==> flow/design.v <==
module segments(
		input [3:0] in, 			 
		input enable, 				 
		output reg [6:0] out		 
		);
always @(*)
	begin
		if(enable==1)				 
			out=7'b111_1111;
		else 
			if(enable==0)			 
				case(in)
					0: out= 7'b000_0001;
					1: out= 7'b100_1111;
					2: out= 7'b001_0010;
					3: out= 7'b000_0110;
					4: out= 7'b100_1100;
					5: out= 7'b010_0101;
					6: out= 7'b000_0010;
					7: out= 7'b000_1111;
					8: out= 7'b000_0000;
					9: out= 7'b000_0100;
					10:out= 7'b000_1000;
					11:out= 7'b110_0000;
					12:out= 7'b011_0001;
					13:out= 7'b100_0010;
					14:out= 7'b011_0000;
					15:out= 7'b011_1000;
					default: out= 7'b011_0000;
				endcase
	end
endmodule
module sram(
				input clock,									 
				input reset,									 
				output reg write_enable,					 
				output reg output_enable,					 
				output reg chip_enable,						 
				output lower_byte_ctrl, 					 
				output upper_byte_ctrl,						 
				output [17:0] sram_addr,					 
				inout [15:0] sram_data, 					 
				input [3:0] address,							 
				input [3:0] data,								 
				input write_enable_user,					 
				input output_enable_user,					 
				output [6:0] data_out_7_segm,				 
				output [6:0] address_7_segm,				 
				output reg [17:0] address_to_display,	 
				output reg [15:0] data_to_display		 
				);		
reg chip_enable_user;			
assign sram_data = (chip_enable == 0 && write_enable == 0) ?  {data, 12'b0} : 16'bz;
assign sram_addr = ( (chip_enable == 0 && write_enable ==0) || (chip_enable == 0 && output_enable == 0) ) ? {address, 14'b0} : {4'b0000, 14'b0};
assign upper_byte_ctrl=1'b0;
assign lower_byte_ctrl=1'b0;
always @ (posedge clock)
	begin 
			chip_enable_user <= 0;
			if (chip_enable_user == 0)
				if (write_enable_user == 0)
					begin 
						write_enable <= 0;
						chip_enable <= 0;
					end
				else if (output_enable_user == 0)
					begin
						output_enable <= 0;
						chip_enable <= 0;
					end
				else 
					begin
						write_enable <= 1;
						output_enable <= 1;
						chip_enable <= 1;
					end	
	end
always @ (*)	
	begin
		data_to_display = (chip_enable == 0 && output_enable == 0) ? sram_data[15:12] : 4'bz;
		address_to_display = (chip_enable == 0 && output_enable == 0) ? sram_addr[17:14] : 4'bz;
	end
segments afisaj_address (address_to_display, output_enable, address_7_segm);
segments afisaj_data (data_to_display, output_enable, data_out_7_segm);	
endmodule 		
Tool chain data of sram:

The steps from the RTL of sram to its reports follow in flow order.
Lines are those of the file above, counted from 1.
Cell names lack the library's common part.
The mark - stands for no value.

* design top: sram
* clock input: clock
* cell library: sky130hd
* timing corner: tt_025C_1v80

After elaboration:

Source: Yosys, flattened and elaborated, memories not mapped. Widths are those after wreduce. Registers that Yosys merges into a memory's read port (data or address) are not register bits. Print and check cells do not count. Equal cells are merged and count once.
Memory sizes are those after Yosys's memory passes, which may raise the word count (mostly to a power of two), join words into wider ones and drop unused or constant bits.

* bits in registers: 3
* memory bits (read-only): 224
* memory cells: 2
* bits of input ports: 12
* output and inout port bits: 87

Memories
* (no name shown): depth 16, width 7, read ports 1, write ports 0, RTL line 12 `case(in)`
* (no name shown): depth 16, width 7, read ports 1, write ports 0, RTL line 12

* eq/ne operators: 1
* muxes and demuxes: 8
* bitwise logic cells: 3
* reduce/logical cells: 3

Operators with widths (number)
* 18-bit 2-to-1 mux: 1
* 16-bit 2-to-1 mux: 1
* 7-bit 2-to-1 mux: 2
* 4-bit 2-to-1 mux: 2
* 1-bit NOT: 3
* 1-bit logical AND: 2
* 2-bit by 1-bit inequality test with 1-bit output (second input constant): 1
* 1-bit 2-to-1 mux: 2
* 1-bit logical OR: 1

Logic depth:

Longest topological path by Yosys (ltp), each cell counted once; first at word level (registers and memories cut), then after technology mapping (sequential cells cut; the memories' decode and read muxes count).

* depth in word-level cells: 5
* ABC_AREA: 0
* gate-level depth with buffers: 9

Mapped cells and area:

Yosys stat after the flow's synthesis: flattened, memories mapped to cells. It holds for the ABC_AREA given above (unset counts as 0); a run with the other value may have another netlist.
Totals and module areas in this step are rounded.

* standard cells after synthesis: 165
* chip area (Yosys): 1200 um^2
* sequential part of the area: 70.1 um^2
* mapped flip-flops: 3

Cells by type (number)
* buf_4: 66
* ha_1: 12
* nand2_1: 14
* a21oi_1: 8
* dfxtp_1: 2
* a211o_1: 4
* edfxtp_1: 1
* nor2_1: 8
* o21bai_1: 4
* inv_1: 7
* o21ai_0: 5
* a21o_1: 3
* mux2i_1: 2
* a31oi_1: 3
* a21oi_4: 1
* buf_2: 3
* nor3_1: 3
* nand2b_1: 2

Other cell types: 15; their cells: 17.
By module: a second synthesis without flattening, with its own total; a netlist apart from the flattened one above.

* cells (unflattened synthesis): 149
* area total of the unflattened synthesis: 1210 um^2

Each row is one instance without its submodules.

By module
* sram: instances 1, cells 77, area 617 um^2, sequential area 70.1 um^2
* segments: instances 2, cells 36, area 299 um^2, sequential area 0.0 um^2

Timing after synthesis:

Source: OpenSTA report_checks on the synthesized netlist (no wires, ideal clock, input and output delay 20% of the period each), path of least setup slack; recovery checks are left aside. Register names are those of the netlist, which keeps one name where synthesis merged equal registers.

* kind: reg-to-output
* start: reg output_enable
* end: out address_7_segm[5]
* period: 2.36 ns
* output delay: 0.472 ns
* time at the first pin: 0.000 ns
* arrival time: 1.756 ns
* required time: 1.888 ns
* setup slack: 0.132 ns
* delay of the path: 1.756 ns
* stages: 10
* period reached after synthesis: 2.228 ns

"delay of the path" = arrival - input delay + setup time.
At an output port there is no setup time.
"stages" counts driving pins, that of a launching flip-flop among them; a cell with two outputs on the path counts twice.
"period reached after synthesis" is the clock period less the worst setup slack; recovery checks do not enter. This is arithmetic on one report: input and output delays are still those of the set period (20% each).
Between the ends stands the longest chain of elaborated cells between them, by number of cells; it is not shown to be the way that was timed. Of several equally long chains one is given.
A line is the first line of the expression or statement that the cell stems from. Yosys adds cells for indexed reads and writes and turns some case tables into memories.
A memory read counts as a cell of the chain, while the word-level depth stops at memories.

* path through: edfxtp_1 -> buf_6 -> a21oi_4 -> nand2_1 -> inv_1 -> ha_1 -> nand2_1 -> nor2_1 -> a21oi_1 -> o21bai_1
* length of the longest elaborated chain: 7

RTL lines, path post-synthesis
* start, declared: RTL line 37 `output reg output_enable,`
* start, assigned: RTL line 68 `output_enable <= 0;`
* start, assigned: RTL line 74 `output_enable <= 1;`
* 1-bit NOT: RTL line 54 `assign sram_addr = ( (chip_enable == 0 && write_enable ==0) || (chip_enable == 0 && output_enable == 0) ) ? {a ...`
* 1-bit logical AND: RTL line 54
* 1-bit logical OR: RTL line 54
* 18-bit 2-to-1 mux: RTL line 54
* 4-bit 2-to-1 mux: RTL line 81 `address_to_display = (chip_enable == 0 && output_enable == 0) ? sram_addr[17:14] : 4'bz;`
* memory read 16 x 7 bit: RTL line 12 `case(in)`
* 7-bit 2-to-1 mux
* end, declared: RTL line 48 `output [6:0] address_7_segm,`

Some nets on the timed path still bear RTL names; the line given drives or declares the net.

Named nets, post-synthesis (RTL line)
* address_to_display[0]: 81

Path in the finished layout:

From the final timing report of record 2: the path of least setup slack in the routed layout; clock arrival at registers is part of the times.

* kind: reg-to-output
* start: reg output_enable
* end: out address_7_segm[3]
* period: 2.1 ns
* output delay: 0.42 ns
* time at the first pin: 0.22 ns
* arrival time: 2.00 ns
* required time: 1.68 ns
* setup slack: -0.32 ns
* stages: 9

Between the ends stands the longest chain of elaborated cells between them, by number of cells; it is not shown to be the way that was timed. Of several equally long chains one is given.
A memory read counts as a cell of the chain, while the word-level depth stops at memories.

* path through: edfxtp_1 -> buf_6 -> a21oi_4 -> nand2_4 -> ha_4 -> buf_4 -> a22o_1 -> a21o_1 -> buf_2
* length of the longest elaborated chain: 7

RTL lines, path post-layout
* start, declared: RTL line 37 `output reg output_enable,`
* start, assigned: RTL line 68 `output_enable <= 0;`
* start, assigned: RTL line 74 `output_enable <= 1;`
* 1-bit NOT: RTL line 54 `assign sram_addr = ( (chip_enable == 0 && write_enable ==0) || (chip_enable == 0 && output_enable == 0) ) ? {a ...`
* 1-bit logical AND: RTL line 54
* 1-bit logical OR: RTL line 54
* 18-bit 2-to-1 mux: RTL line 54
* 4-bit 2-to-1 mux: RTL line 81 `address_to_display = (chip_enable == 0 && output_enable == 0) ? sram_addr[17:14] : 4'bz;`
* memory read 16 x 7 bit: RTL line 12 `case(in)`
* 7-bit 2-to-1 mux
* end, declared: RTL line 48 `output [6:0] address_7_segm,`

Wiki page: sram / flow data

Design sram on sky130hd. What follows are 2 stored runs of the flow, each under its own settings; their order means nothing. The constraints put input and output delay at 20% of the set period each and load the outputs with 0.01 pF.
"period reached": clock period set for the run, less the worst setup slack. It is reckoned from that one timing run; input and output delays stay at 20% of the period that was set.
"time used up by the worst setup path": the worst setup path's part of the clock period (all of it between registers, 20% less for each end at a port) less its slack. A launch clock that arrives late makes it longer, a capture clock that arrives late makes it shorter.
Measured values are rounded.

### Record 1

==> flow/run.sh <==
#!/bin/bash
# the make line also repeats the synthesis and layout settings of config.mk as NAME=value (left out here)
make -C /OpenROAD-flow-scripts/flow DESIGN_CONFIG=/design/flow/config.mk WORK_HOME=/design/flow/orfs CLKGATE_MAP_FILE= finish
==> flow/config.mk <==
export PLATFORM = sky130hd
export DESIGN_NAME = sram
export DESIGN_NICKNAME = sram
export VERILOG_FILES = /design/flow/design.v
export SDC_FILE = /design/flow/constraint.sdc
export NUM_CORES = 4
export LEC_CHECK = 0
export CAP_MARGIN = 20
export CELL_PAD_IN_SITES_DETAIL_PLACEMENT = 1
export CORE_ASPECT_RATIO = 0.61
export CORE_MARGIN = 9
export CORE_UTILIZATION = 20
export CTS_CLUSTER_SIZE = 64
export HOLD_SLACK_MARGIN = 0.06
export MIN_ROUTING_LAYER = met1
export PLACE_DENSITY_LB_ADDON = 0.09
export SLEW_MARGIN = 20
export TNS_END_PERCENT = 40
==> flow/constraint.sdc <==
create_clock -name core_clock -period 2.35 [get_ports {clock}]
set_input_delay 0.4700 -clock core_clock [delete_from_list [all_inputs] [get_ports {clock}]]
set_output_delay 0.4700 -clock core_clock [all_outputs]
set_load 0.01 [all_outputs]

Outcome of record 1: did not finish, routing stopped with RSZ-0074

### Record 2

==> flow/run.sh <==
#!/bin/bash
# the make line also repeats the synthesis and layout settings of config.mk as NAME=value (left out here)
make -C /OpenROAD-flow-scripts/flow DESIGN_CONFIG=/design/flow/config.mk WORK_HOME=/design/flow/orfs CLKGATE_MAP_FILE= finish
==> flow/config.mk <==
export PLATFORM = sky130hd
export DESIGN_NAME = sram
export DESIGN_NICKNAME = sram
export VERILOG_FILES = /design/flow/design.v
export SDC_FILE = /design/flow/constraint.sdc
export NUM_CORES = 4
export LEC_CHECK = 0
export CAP_MARGIN = 20
export CELL_PAD_IN_SITES_GLOBAL_PLACEMENT = 1
export CORE_MARGIN = 2
export CORE_UTILIZATION = 36
export CTS_CLUSTER_DIAMETER = 154
export GPL_TIMING_DRIVEN = 0
export MAX_ROUTING_LAYER = met5
export SLEW_MARGIN = 0
export TNS_END_PERCENT = 10
==> flow/constraint.sdc <==
create_clock -name core_clock -period 2.1 [get_ports {clock}]
set_input_delay 0.4200 -clock core_clock [delete_from_list [all_inputs] [get_ports {clock}]]
set_output_delay 0.4200 -clock core_clock [all_outputs]
set_load 0.01 [all_outputs]

Results of record 2:
- Area of the synthesized netlist: 1200 um^2
- Worst hold slack: 0.592 ns
- Worst slack on setup checks: -0.320 ns
- Summed negative setup slack: -2.50 ns
- Period reached: 2.420 ns
- Time used up by the worst setup path: 2.00 ns
- Worst path kind: reg-to-output
- Standard-cell area of the final layout: 2000 um^2
- Area of the die: 3810 um^2
